==> flow/design.v <==
module WRAP_CANNY (DataBus, AddressBus, ControlBus, AddrRegRow, AddrRegCol, bWE, bCE, InDataToCanny, OutDataFromCanny, OPMode, bOPEnable, dReadReg, dWriteReg, Breq, Bgnt, clk, bReset);
input  [7:0]   OutDataFromCanny;
output [7:0]   InDataToCanny;
output [2:0]   AddrRegRow, AddrRegCol;
output         bWE, bCE;
output [2:0]   OPMode;
output         bOPEnable;
output [3:0]   dReadReg, dWriteReg;
reg    [7:0]   InDataToCanny;
reg    [2:0]   AddrRegRow, AddrRegCol;
reg            bWE, bCE;
reg    [2:0]   OPMode;
reg            bOPEnable;
reg    [3:0]   dReadReg, dWriteReg;
input bReset;
output 			Breq;
reg       Breq;
input			 Bgnt;
inout [7:0]		DataBus;
inout [31:0]		AddressBus;
inout			ControlBus;
input 			clk;
reg			IntEnable;
reg [3:0]   cnt;
assign ControlBus = IntEnable? 1'b0 : 1'bz;
assign DataBus = IntEnable ? ((AddressBus[31:28] == 4'b0100 && AddressBus[1:0] == 2'b10)? OutDataFromCanny[7:0] : 8'hzz) : 8'hzz;
always @(posedge clk)
begin
	   if(IntEnable)					 
	   begin
		   if(AddressBus[31:28] == 4'b0100)	 
		   begin
		      AddrRegRow <= AddressBus[7:5];
		      AddrRegCol <= AddressBus[4:2];
		      bWE <= AddressBus[1];
		      bCE <= AddressBus[0];
		      OPMode <= AddressBus[26:24];
		      bOPEnable <= AddressBus[27];
		      dReadReg <= AddressBus[19:16];
		      dWriteReg <= AddressBus[23:20];
		      if(AddressBus[1:0] == 2'b00)    
		      begin
		          InDataToCanny <= DataBus[7:0];
		      end
		   end
	   end
end
always @(posedge clk)
begin
   if(!bReset)
   begin
		IntEnable <= 1'b0;
		Breq <= 1'b0;
		cnt <= 0;
   end
   else
   begin
      if(!IntEnable)
	   begin
		   if(Bgnt)
		   begin
			   IntEnable <= 1'b1;
			   Breq <= 1'b0;
			   cnt <= 1;
		   end
		   else if(AddressBus[31:28] == 4'b0100)
		   begin
			   IntEnable <= 1'b0;
			   Breq <= 1'b1;
		   end
		   else
		   begin
			   IntEnable <= 1'b0;
			   Breq <= 1'b0;
		   end
	   end
	   else if(AddressBus[31:28] != 4'b0100)
	   begin	
		      IntEnable <= 1'b0;
		      Breq <= 1'b0;
		      cnt <= 0;
	   end
	end
end
endmodule
-- Tool chain data of WRAP_CANNY
What the tools print for WRAP_CANNY, step after step.
Line numbers count from 1 in the design file above.
Library cell names are shortened.
A cell with n/a has no value.
- top: WRAP_CANNY
- clock: clk
- standard-cell library: sky130hd
- library corner: tt_025C_1v80

-- Elaborated design
Counts by Yosys on the flattened word-level netlist (proc, flatten, opt, wreduce; memories kept). Register bits leave out memories and registers merged into their read ports (data or address). Print and check cells are left out. Cells with the same type and inputs are merged into one.
- register bits at 30
- input bits at 11
- output and inout bits: 70
- equality and inequality tests: 4
- mux-type cells at 10
- reductions and logical operators at 4
- operators by type and width (operator ; number):
    2-to-1 mux 8 bit ; 2
    2-to-1 mux 1 bit ; 8
    == test 4 x 3 -> 1 bit (second input constant) ; 1
    inequality test 4 x 3 -> 1 bit (second input constant) ; 1
    AND reduction 3 bit ; 1
    inequality test 2 x 1 -> 1 bit (second input constant) ; 1
    == test 2 bit (second input constant) ; 1
    logical NOT 2 bit ; 1
    AND reduction 2 bit ; 1
    logical AND 1 bit ; 1

-- Depth
Longest topological path by Yosys (ltp), each cell counted once; first at word level (registers and memories cut), then after technology mapping (sequential cells cut; the memories' decode and read muxes count).
- word-level depth at 4
- noted ABC_AREA: 1
- gate-level depth with buffers: 4

-- Netlist
Source: synth_stat.txt of the flow (Yosys; design flattened, memories mapped). It holds for the ABC_AREA given above (unset counts as 0); a run with the other value may have another netlist.
Totals and module areas in this step are rounded.
- cell types (type ; number):
    edfxtp_1 ; 28
    buf_4 ; 9
    dfxtp_1 ; 2
    inv_1 ; 4
    nor2_2 ; 2
    nand3_2 ; 1
    a21oi_2 ; 1
    nor2_1 ; 2
    or2_1 ; 1
    nand3_1 ; 1
    o21ai_0 ; 1
    conb_1 ; 1
    nand2_1 ; 1
- noted cells in the netlist: 54
- synthesis area: 1030 um2
- area of sequential cells at 881 um2
- noted flip-flops: 30
- buffers at 9

-- Worst setup path after synthesis
OpenSTA on the mapped netlist: ideal clock, no wires. The path of least setup slack (recovery checks aside). Input and output delay are each 20% of the period. Register names are those of the netlist, which keeps one name where synthesis merged equal registers.
- path kind: input to register
- start point: in AddressBus[28]
- end point: reg AddrRegCol[0]
- noted clock period: 2.69 ns
- input delay at 0.538 ns
- setup time: 0.375 ns
- noted launch time at the first pin: 0.538 ns
- noted arrival: 1.178 ns
- data required time: 2.315 ns
- noted path slack: 1.137 ns
- noted delay of the path: 1.015 ns
- stages on the path: 3
- noted path buffers: 0
- synthesis period reached: 1.553 ns
"delay of the path" = arrival - input delay + setup time.
"stages on the path" counts driving pins, that of a launching flip-flop among them; a cell with two outputs on the path counts twice.
"synthesis period reached" is the clock period less the worst setup slack; recovery checks do not enter. This is arithmetic on one report: input and output delays are still those of the set period (20% each).
The rows between start and end are the longest chain of elaborated cells between them; the timing report does not say that the signal goes this way. Where chains are equally long, one stands for them.
A line is the first line of the expression or statement that the cell stems from. Yosys adds cells for indexed reads and writes and turns some case tables into memories.
- path through: nor2_2 > nand3_2 > inv_1
- cells in the longest elaborated chain: 2
- ends and longest elaborated chain, post-synthesis (what ; line ; RTL):
    start: declaration ; 20 ; inout [31:0] AddressBus;
    == test 4 x 3 -> 1 bit ; 31 ; if(AddressBus[31:28] == 4'b0100)
    AND reduction 2 bit ; n/a ;
    end: assignment ; 34 ; AddrRegCol <= AddressBus[4:2];
    end: declaration ; 4 ; output [2:0]   AddrRegRow, AddrRegCol;

Subject: WRAP_CANNY on sky130hd, stored results

Hello all,

module WRAP_CANNY, platform sky130hd, 2 stored runs of the flow under differing settings, order arbitrary. Input and output delays are each 20% of the period that was set; the output load is 0.01 pF.

Entry A

==> flow/run.sh <==
#!/bin/bash
# the make line also repeats the synthesis and layout settings of config.mk as NAME=value (left out here)
make -C /OpenROAD-flow-scripts/flow DESIGN_CONFIG=/design/flow/config.mk WORK_HOME=/design/flow/orfs CLKGATE_MAP_FILE= finish
==> flow/config.mk <==
export PLATFORM = sky130hd
export DESIGN_NAME = WRAP_CANNY
export DESIGN_NICKNAME = WRAP_CANNY
export VERILOG_FILES = /design/flow/design.v
export SDC_FILE = /design/flow/constraint.sdc
export NUM_CORES = 4
export LEC_CHECK = 0
export ABC_AREA = 1
export CAP_MARGIN = 20
export CELL_PAD_IN_SITES_GLOBAL_PLACEMENT = 3
export CORE_ASPECT_RATIO = 0.92
export CORE_MARGIN = 3
export CORE_UTILIZATION = 70
export CTS_CLUSTER_DIAMETER = 203
export GPL_TIMING_DRIVEN = 0
export PLACE_DENSITY = 0.61
export SLEW_MARGIN = 35
export TNS_END_PERCENT = 85
==> flow/constraint.sdc <==
create_clock -name core_clock -period 3.82 [get_ports {clk}]
set_input_delay 0.7640 -clock core_clock [delete_from_list [all_inputs] [get_ports {clk}]]
set_output_delay 0.7640 -clock core_clock [all_outputs]
set_load 0.01 [all_outputs]

Entry A: did not finish, placement stopped with GPL-0301.

Entry B

==> flow/run.sh <==
#!/bin/bash
# the make line also repeats the synthesis and layout settings of config.mk as NAME=value (left out here)
make -C /OpenROAD-flow-scripts/flow DESIGN_CONFIG=/design/flow/config.mk WORK_HOME=/design/flow/orfs CLKGATE_MAP_FILE= finish
==> flow/config.mk <==
export PLATFORM = sky130hd
export DESIGN_NAME = WRAP_CANNY
export DESIGN_NICKNAME = WRAP_CANNY
export VERILOG_FILES = /design/flow/design.v
export SDC_FILE = /design/flow/constraint.sdc
export NUM_CORES = 4
export LEC_CHECK = 0
export CAP_MARGIN = 10
export CELL_PAD_IN_SITES_DETAIL_PLACEMENT = 2
export CELL_PAD_IN_SITES_GLOBAL_PLACEMENT = 1
export CORE_MARGIN = 2
export CORE_UTILIZATION = 71
export CTS_CLUSTER_DIAMETER = 370
export GPL_ROUTABILITY_DRIVEN = 0
export GPL_TIMING_DRIVEN = 0
export SETUP_SLACK_MARGIN = -0.01
export SLEW_MARGIN = 20
export TNS_END_PERCENT = 40
==> flow/constraint.sdc <==
create_clock -name core_clock -period 1.66 [get_ports {clk}]
set_input_delay 0.3320 -clock core_clock [delete_from_list [all_inputs] [get_ports {clk}]]
set_output_delay 0.3320 -clock core_clock [all_outputs]
set_load 0.01 [all_outputs]

Entry B: did not finish, placement stopped with GPL-0301.

Thanks
