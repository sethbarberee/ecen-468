==> flow/design.v <==
`timescale 1ns/10ps
module CannyEdge(dAddrRegRow, dAddrRegCol, bWE, bCE, InData, OutData,
	OPMode, bOPEnable, dReadReg, dWriteReg,	clk, rst_b);
input 	[2:0]			dAddrRegRow, dAddrRegCol;
input				bWE, bCE;
input 	[8-1:0] 	InData;
output 	[8-1:0] 	OutData;
reg     [8-1:0] 	OutData;
input 	[2:0]			OPMode;
input 				bOPEnable;
input 	[3:0]			dReadReg, dWriteReg;
input				clk, rst_b;
reg [8-1:0] 	regX[0:24];	 
reg [8-1:0]	regY[0:24];	 
reg [8-1:0]	regZ[0:24];	 
integer 	gf[0:24];	 
integer  	Sobeldx[0:8];	 
integer  	Sobeldy[0:8];	 
reg signed 	[8-1:0]	Out_gf, Out_gradient, Out_direction, Out_bThres;
parameter 			dThresHigh = 15;
parameter			dThresLow = 10;
reg 	   [31:0]		tpSum;
reg		   [1:0]		IntSignal;
reg signed [31:0] 		Gx, Gy, fGx, fGy;
reg signed [1:0]		dx, dy;
integer signed i, j;
integer  index1, index2;
always @(clk or rst_b)
begin
	if(!rst_b)
	begin
		gf[0] =1;  gf[1] =3;  gf[2]=4;   gf[3]=3;   gf[4]=1;
		gf[5] =3;  gf[6] =7;  gf[7]=10;  gf[8]=7;   gf[9]=3;
		gf[10]=4;  gf[11]=10; gf[12]=16; gf[13]=10; gf[14]=4;
		gf[15]=3;  gf[16]=7;  gf[17]=10; gf[18]=7;  gf[19]=3;
		gf[20]=1;  gf[21]=3;  gf[22]=4;  gf[23]=3;  gf[24]=1;
        Sobeldx[0]=-1; Sobeldx[1]=0; Sobeldx[2]=1;
        Sobeldx[3]=-2; Sobeldx[4]=0; Sobeldx[5]=2;
        Sobeldx[6]=-1; Sobeldx[7]=0; Sobeldx[8]=1;
        Sobeldy[0]=1; Sobeldy[1]=2; Sobeldy[2]=1;
        Sobeldy[3]=0; Sobeldy[4]=0; Sobeldy[5]=0;
        Sobeldy[6]=-1; Sobeldy[7]=-2; Sobeldy[8]=-1;
    end
end
always @(posedge clk or negedge rst_b)
begin
	if(!rst_b)
        begin
            IntSignal <= 2'b00;
            dx <= 0;
            dy <= 0;
            Out_gf <= 0;
            Out_gradient <= 0;
            Out_direction <= 0;
            Out_bThres <= 0;
            i <= 0;
            j <= 0;
            index1 <= 0;
            index2 <= 0;
	end
	else if(bCE==1'b0 && bWE==1'b0) 
	begin
		if(dWriteReg == 0)
			regX[dAddrRegRow*5+dAddrRegCol] <= InData;
		else if(dWriteReg == 1)
			regY[dAddrRegRow*5+dAddrRegCol] <= InData;
		else
			regZ[dAddrRegRow*5+dAddrRegCol] <= InData;
	end
	else if(bCE==1'b0 && bWE==1'b1)
	begin
		if(dReadReg == 0)
			OutData <= Out_gf;
		else if(dReadReg == 1)
			OutData <= Out_gradient;
		else if(dReadReg == 2)
			OutData <= Out_direction;
		else if(dReadReg == 3)
			OutData <= regX[dAddrRegRow*5+dAddrRegCol];
		else if(dReadReg == 4)
			OutData <= Out_bThres;
	end
	else
	begin
	if(bOPEnable==1'b0)
	begin
		if(OPMode == 0)
		begin
			if(IntSignal == 2'b00)	
                        begin
                            tpSum = 0;
                            for(i = 0; i <= 4; i = i + 1) 
                            begin
                                for(j = 0; j <= 4; j = j + 1)
                                begin
                                    tpSum = tpSum + (regX[i*5+j] * gf[i*5+j]);
                                end
                            end
                            IntSignal <= 2'b01;
			end
			else if(IntSignal == 2'b01) 
                        begin
                            Out_gf <= (tpSum >> 7);  
                            i <= 0;
                            j <= 0;
			end
			else 
                        begin
                            Out_gf <= Out_gf;
                            IntSignal <= IntSignal;
			end
		end
		else if(OPMode == 1)
		begin
                    if(IntSignal == 2'b00)	
                    begin
                        Gx = 0;
                        Gy = 0;
                        for(i = -1; i <= 1; i = i + 1) 
                        begin
                            for(j = -1; j <= 1; j = j + 1) 
                            begin
                                Gx = Gx + (regX[(i+1)*5+(j+1)] * Sobeldx[(i+1)*3+(j+1)]);
                                Gy = Gy + (regX[(i+1)*5+(j+1)] * Sobeldy[(i+1)*3+(j+1)]);
                            end
                        end
                        IntSignal <= 2'b01;
                    end
                    else if(IntSignal == 2'b01) 
                    begin
                        if(Gx < 0)
                            fGx = -Gx;
                        else
                            fGx = Gx;
                        if(Gy < 0)
                            fGy = -Gy;
                        else
                            fGy = Gy;
                        Out_gradient <= ((fGx + fGy) >> 3);
                        IntSignal <= 2'b10;
                    end	
                    else if(IntSignal == 2'b10) 
                    begin
                        if(Gy < 0)
                        begin
                            fGx = -Gx;
                            fGy = -Gy;
                        end
                        else
                        begin
                            fGx = Gx;
                            fGy = Gy;
                        end
                        IntSignal <= 2'b11;
                    end
                    else if(IntSignal == 2'b11) 
                    begin
                        if(fGx >=0)
                        begin
                            if(fGy <= (fGx >> 1))
                                Out_direction <= 0;
                            else if(fGy <= ((5 * fGx) >> 1))
                                Out_direction <= 45;
                            else
                                Out_direction <= 90;
                        end
                        else  
                        begin
                            if(fGy <= ((-fGx) >> 1))
                                Out_direction <= 0;
                            else if(fGy <= ((-5 * fGx) >> 1))
                                Out_direction <= 135;
                            else
                                Out_direction <= 90;
                        end
                        IntSignal <= IntSignal;
                    end
		end
		else if(OPMode == 2)
		begin
                    if(IntSignal == 2'b00) 
                    begin
                        if(regY[6] == 0) 
                        begin
                            index1 <= 5;
                            index2 <= 7;
                        end
                        else if(regY[6] == 45) 
                        begin
                            index1 <= 2;
                            index2 <= 10;
                        end
                        else if(regY[6] == 90) 
                        begin
                            index1 <= 11;
                            index2 <= 1;
                        end
                        else 
                        begin
                            index1 <= 12;
                            index2 <= 0;
                        end
                        IntSignal <= 2'b01;
                    end
                    else if(IntSignal == 2'b01) 
                    begin
                        if((regX[6] >= regX[index1]) && (regX[6] >= regX[index2])) 
                        begin
                            regX[index1] <= 0;
                            regX[index2] <= 0;
                        end
                        else 
                        begin
                            regX[6] <= 0;
                        end
                            IntSignal <= IntSignal;
                    end
		end
		else if(OPMode == 3)
		begin
                    if(IntSignal == 2'b00) 
                    begin
                        if(regY[6] == 0) 
                        begin
                            index1 <= 5;
                            index2 <= 7;
                        end
                        else if(regY[6] == 45) 
                        begin
                            index1 <= 2;
                            index2 <= 10;
                        end
                        else if(regY[6] == 90) 
                        begin
                            index1 <= 11;
                            index2 <= 1;
                        end
                        else 
                        begin
                            index1 <= 12;
                            index2 <= 0;
                        end
                        dx <= index1;
                        dy <= index2;
                        IntSignal <= 2'b01;
                    end	
                    else if(IntSignal == 2'b01) 
                    begin
                            if(regX[6] >= dThresHigh)		 
                                Out_bThres <= 1;
                            else if(regX[6] <= dThresLow)		 
                                Out_bThres <= 0;
                            else					 
                            begin
                                if(regX[6-5*dy-dx] >= dThresHigh || regX[6+5*dy+dx] >= dThresHigh)
                                    Out_bThres <= 1;
                                else if(regZ[6-5*dy-dx] == 1 || regZ[6+5*dy+dx] == 1)
                                    Out_bThres <= 1;
                                else
                                    Out_bThres <= 0;
                            end
                        IntSignal <= IntSignal;
                    end
                end
             end	
        else
            IntSignal <= 2'b00;
    end  
end
endmodule
---- From RTL to reports: CannyEdge ----
What the tools print for CannyEdge, step after step.
Line numbers count from 1 in the design file above.
Operators: Yosys type, input widths -> output width; for muxes data width and select width s.
Cell names lack the library's common part.
The mark -- stands for no value.
design
  top module .............................. CannyEdge
  clock port .............................. clk
  standard-cell library ................... sky130hd
  corner .................................. tt_025C_1v80

---- Word level ----
Source: Yosys, flattened and elaborated. Widths are those after wreduce. Registers that Yosys merges into a memory's read port (data or address) are not register bits. Print and check cells do not count. Equal cells are merged and count once.
storage and ports
  register bits after elaboration ......... 661
  word-level cells ........................ 886
cells by class
  bitwise logic cells ..................... 13
  multipliers ............................. 25
  $lt $le $gt $ge ......................... 13
  reductions and logical operators ........ 108
  equality and inequality tests ........... 168
  $add $sub $neg .......................... 43
  muxes and demuxes ....................... 450
operators by type and width
  operator               count
  $mux 8                 395
  $pmux 8 s25            7
  $mux 32                27
  $mul 8x32->32 const B  3
  $mul 8x31->31 const B  2
  $reduce_and 12->1      24
  $mul 8x3->11 const B   8
  $mul 4x32->32 const A  2
  $eq 5x5->1 const B     45
  $eq 5x4->1 const B     40
  $mul 8x2->10 const B   8
  $reduce_and 5->1       26
  $add 32x32->32         4
  $le 32x32->1           4
  $add 15x10->15         8
  $eq 5x3->1 const B     20
  $neg 32->32            3
  $add 15x12->15         5
  $reduce_bool 3->1      24
  $lt 32x1->1 const B    2
  $add 32x8->32          2
  $add 15x11->15         4
  $ne 2x1->1 const B     27
  $eq 5x2->1 const B     10
  $add 11x32->32         1
  $ge 32x1->1 const B    1
  $add 32x9->32          1
  $add 15x8->15          2
Not listed: further kinds 53, cells in them 115.

---- Longest topological paths ----
Longest topological path by Yosys (ltp), each cell counted once; first at word level (registers and memories cut), then after technology mapping (sequential cells cut; the memories' decode and read muxes count).
depth
  depth in word-level cells ............... 36
  ABC_AREA ................................ 0
  gate-level depth with buffers ........... 38

---- After synthesis ----
Source: synth_stat.txt of the flow (Yosys; design flattened, memories mapped). It holds for the ABC_AREA given above (unset counts as 0); a run with the other value may have another netlist.
Totals and module areas in this step are rounded.
synthesis totals
  mapped area ............................. 58,000 um2
  flip-flop cells ......................... 493
  mapped cells ............................ 5,627
  sequential area ......................... 14,620 um2
cells by type
  cell      count  total area (um2)
  fa_1      749    1.5E+04
  edfxtp_1  456    1.37E+04
  ha_1      640    8,007.68
  inv_1     1,195  4.49E+03
  xnor2_1   223    1.95E+03
  a21oi_1   258    1.29E+03
  o21ai_0   217    1.09E+03
  nor2_1    251    942.154
  dfrtp_1   36     900.864
  nand2_1   210    788.256
  a22oi_1   94     705.677
  a21o_1    91     683.155
  nor3_1    133    665.638
  xor2_1    71     621.846
  a221oi_1  58     507.987
  nand3_1   85     425.408
  clkbuf_1  98     367.853
  mux2i_1   34     340.326
Other cell types: 66; their cells: 728.

---- Timing after synthesis ----
Source: OpenSTA report_checks on the synthesized netlist (no wires, ideal clock, input and output delay 20% of the period each), path of least setup slack; recovery checks are left aside. Register names are those of the netlist, which keeps one name where synthesis merged equal registers.
timing path post-synthesis
  path type ............................... input -> register
  start point ............................. input OPMode[2]
  end point ............................... register fGx[0]
  arrival ................................. 9.377 ns
  buffers on the path ..................... 0
  launch time at the first pin ............ 2.280 ns
  stages on the path ...................... 4
  delay of the path ....................... 7.763 ns
  slack ................................... 1.357 ns
  external input delay .................... 2.280 ns
  period .................................. 11.4 ns
  synthesis period reached ................ 10.043 ns
"delay of the path" = arrival - input delay + setup time.
"stages on the path": output pins that drive a net of the path, with the launching flip-flop's if there is one; two outputs of one cell count as two.
"synthesis period reached" is the clock period less the worst setup slack; recovery checks do not enter. This is arithmetic on one report: input and output delays are still those of the set period (20% each).
Between the ends stands the longest chain of elaborated cells between them, by number of cells; it is not shown to be the way that was timed. Of several equally long chains one is given.
Each line given opens the expression or statement behind the cell; cells for indexed reads and writes are added by Yosys, which also makes memories of some case tables.
A register here has more assigning lines than the two given.
The path ends at the enable pin of a flip-flop; only ways to that pin are counted.
on the way, post-synthesis
  cell sequence ........................... nor2_1 -> and2_0 -> nand2_1 -> nor4b_1
  length of the longest elaborated chain .. 3
RTL lines, path post-synthesis
  element           RTL line  source
  start, declared   9         input [2:0] OPMode;
  $logic_not 3->1   87        if(OPMode == 0)
  $not 1->1         --
  $reduce_and 8->1  --
  end, assigned     132       fGx = -Gx;
  end, assigned     134       fGx = Gx;
  end, declared     24        reg signed [31:0] Gx, Gy, fGx, fGy;

---- Timing after layout ----
Path of least setup slack in the final report of run A (OpenROAD, finished layout, wires in). Where an end is a register, its clock arrival counts in the times.
timing path post-layout
  path type ............................... register -> register
  start point ............................. register regX[5][4]
  end point ............................... register Gx[30]
  arrival ................................. 9.74 ns
  launch time at the first pin ............ 0.66 ns
  period .................................. 8.71 ns
  slack ................................... -0.62 ns
  stages on the path ...................... 37
  buffers on the path ..................... 0
Between the ends stands the longest chain of elaborated cells between them, by number of cells; it is not shown to be the way that was timed. Of several equally long chains one is given.
Where a signal picks the word or bit written, the line may be left out of the assigning lines.
on the way, post-layout
  cell sequence ........................... edfxtp_1 -> fa_2 -> fa_1 -> inv_2 -> fa_1 -> inv_2 -> fa_1 -> ha_1 -> inv_2 -> o21bai_4 -> a21oi_2 -> o21bai_1 -> a21oi_2 -> nor2b_2 -> o21ai_2 -> nand2b_1 -> fa_1 -> inv_1 -> fa_2 -> fa_1 -> inv_2 -> fa_2 -> fa_1 -> inv_1 -> fa_1 -> inv_2 -> ha_4 -> a21o_1 -> a211oi_2 -> o21bai_1 -> a211o_1 -> o221ai_2 -> o21ai_2 -> or4_4 -> a41o_1 -> a21oi_2 -> xnor2_1
  length of the longest elaborated chain .. 5
RTL lines, path post-layout
  element          RTL line  source
  start, declared  13        reg [8-1:0] regX[0:24];
  $mul 8x31->31    123       Gx = Gx + (regX[(i+1)*5+(j+1)] * Sobeldx[(i+1)*3+(j+1)]);
  $add 32x32->32   123
  $add 32x9->32    123
  $add 32x32->32   123
  $add 32x8->32    123
  end, assigned    117       Gx = 0;
  end, assigned    123
  end, declared    24        reg signed [31:0] Gx, Gy, fGx, fGy;

Hand-over note for CannyEdge

Module CannyEdge, platform sky130hd: 2 stored runs of the flow (Yosys, OpenROAD) with differing settings, in no particular order. Input and output delays are each 20% of the period that was set; the output load is 0.01 pF.
"period achieved" = clock period - worst setup slack. The figure is calculated, with input and output delays left at 20% of the set period.
"time of the worst setup path" = time allowed to the worst setup path (clock period - input delay - output delay, where it has them) - its slack; a late launch clock adds to it, a late capture clock takes from it.
"power": no workload was simulated; the value follows from the tool's default switching activity.
Results are given in rounded form.

---- run A ----
settings
  period_ns = 8.71
  CAP_MARGIN = 20
  CORE_MARGIN = 2
  CORE_UTILIZATION = 40
  SLEW_MARGIN = 20
results
  mapped cell area after synthesis ........ 58,000 um2
  area of the die ......................... 148,100 um2
  standard-cell area of the final layout .. 66,730 um2
  post-route utilization .................. 0.464
  setup slack of the worst path ........... -0.620 ns
  final setup TNS ......................... -3.752 ns
  post-route worst hold slack ............. 0.478 ns
  power ................................... 10.04 mW
  period achieved ......................... 9.330 ns
  time of the worst setup path ............ 9.33 ns
  critical path type ...................... register -> register

---- run B ----
settings
  period_ns = 13.9
  CORE_UTILIZATION = 41
  SETUP_SLACK_MARGIN = 2.98
  PLACE_DENSITY_LB_ADDON = 0.13
  CORE_ASPECT_RATIO = 0.98
  CORE_MARGIN = 8
  CELL_PAD_IN_SITES_DETAIL_PLACEMENT = 0
  TNS_END_PERCENT = 60
  GPL_TIMING_DRIVEN = 1
  MIN_ROUTING_LAYER = met1
  CAP_MARGIN = 20
  SLEW_MARGIN = 20
results
  mapped cell area after synthesis ........ 58,000 um2
  area of the die ......................... 153,800 um2
  standard-cell area of the final layout .. 63,580 um2
  post-route utilization .................. 0.453
  setup slack of the worst path ........... 3.434 ns
  final setup TNS ......................... 0.000 ns
  post-route worst hold slack ............. 0.436 ns
  power ................................... 5.769 mW
  period achieved ......................... 10.466 ns
  time of the worst setup path ............ 10.47 ns
  critical path type ...................... register -> register

End of note.
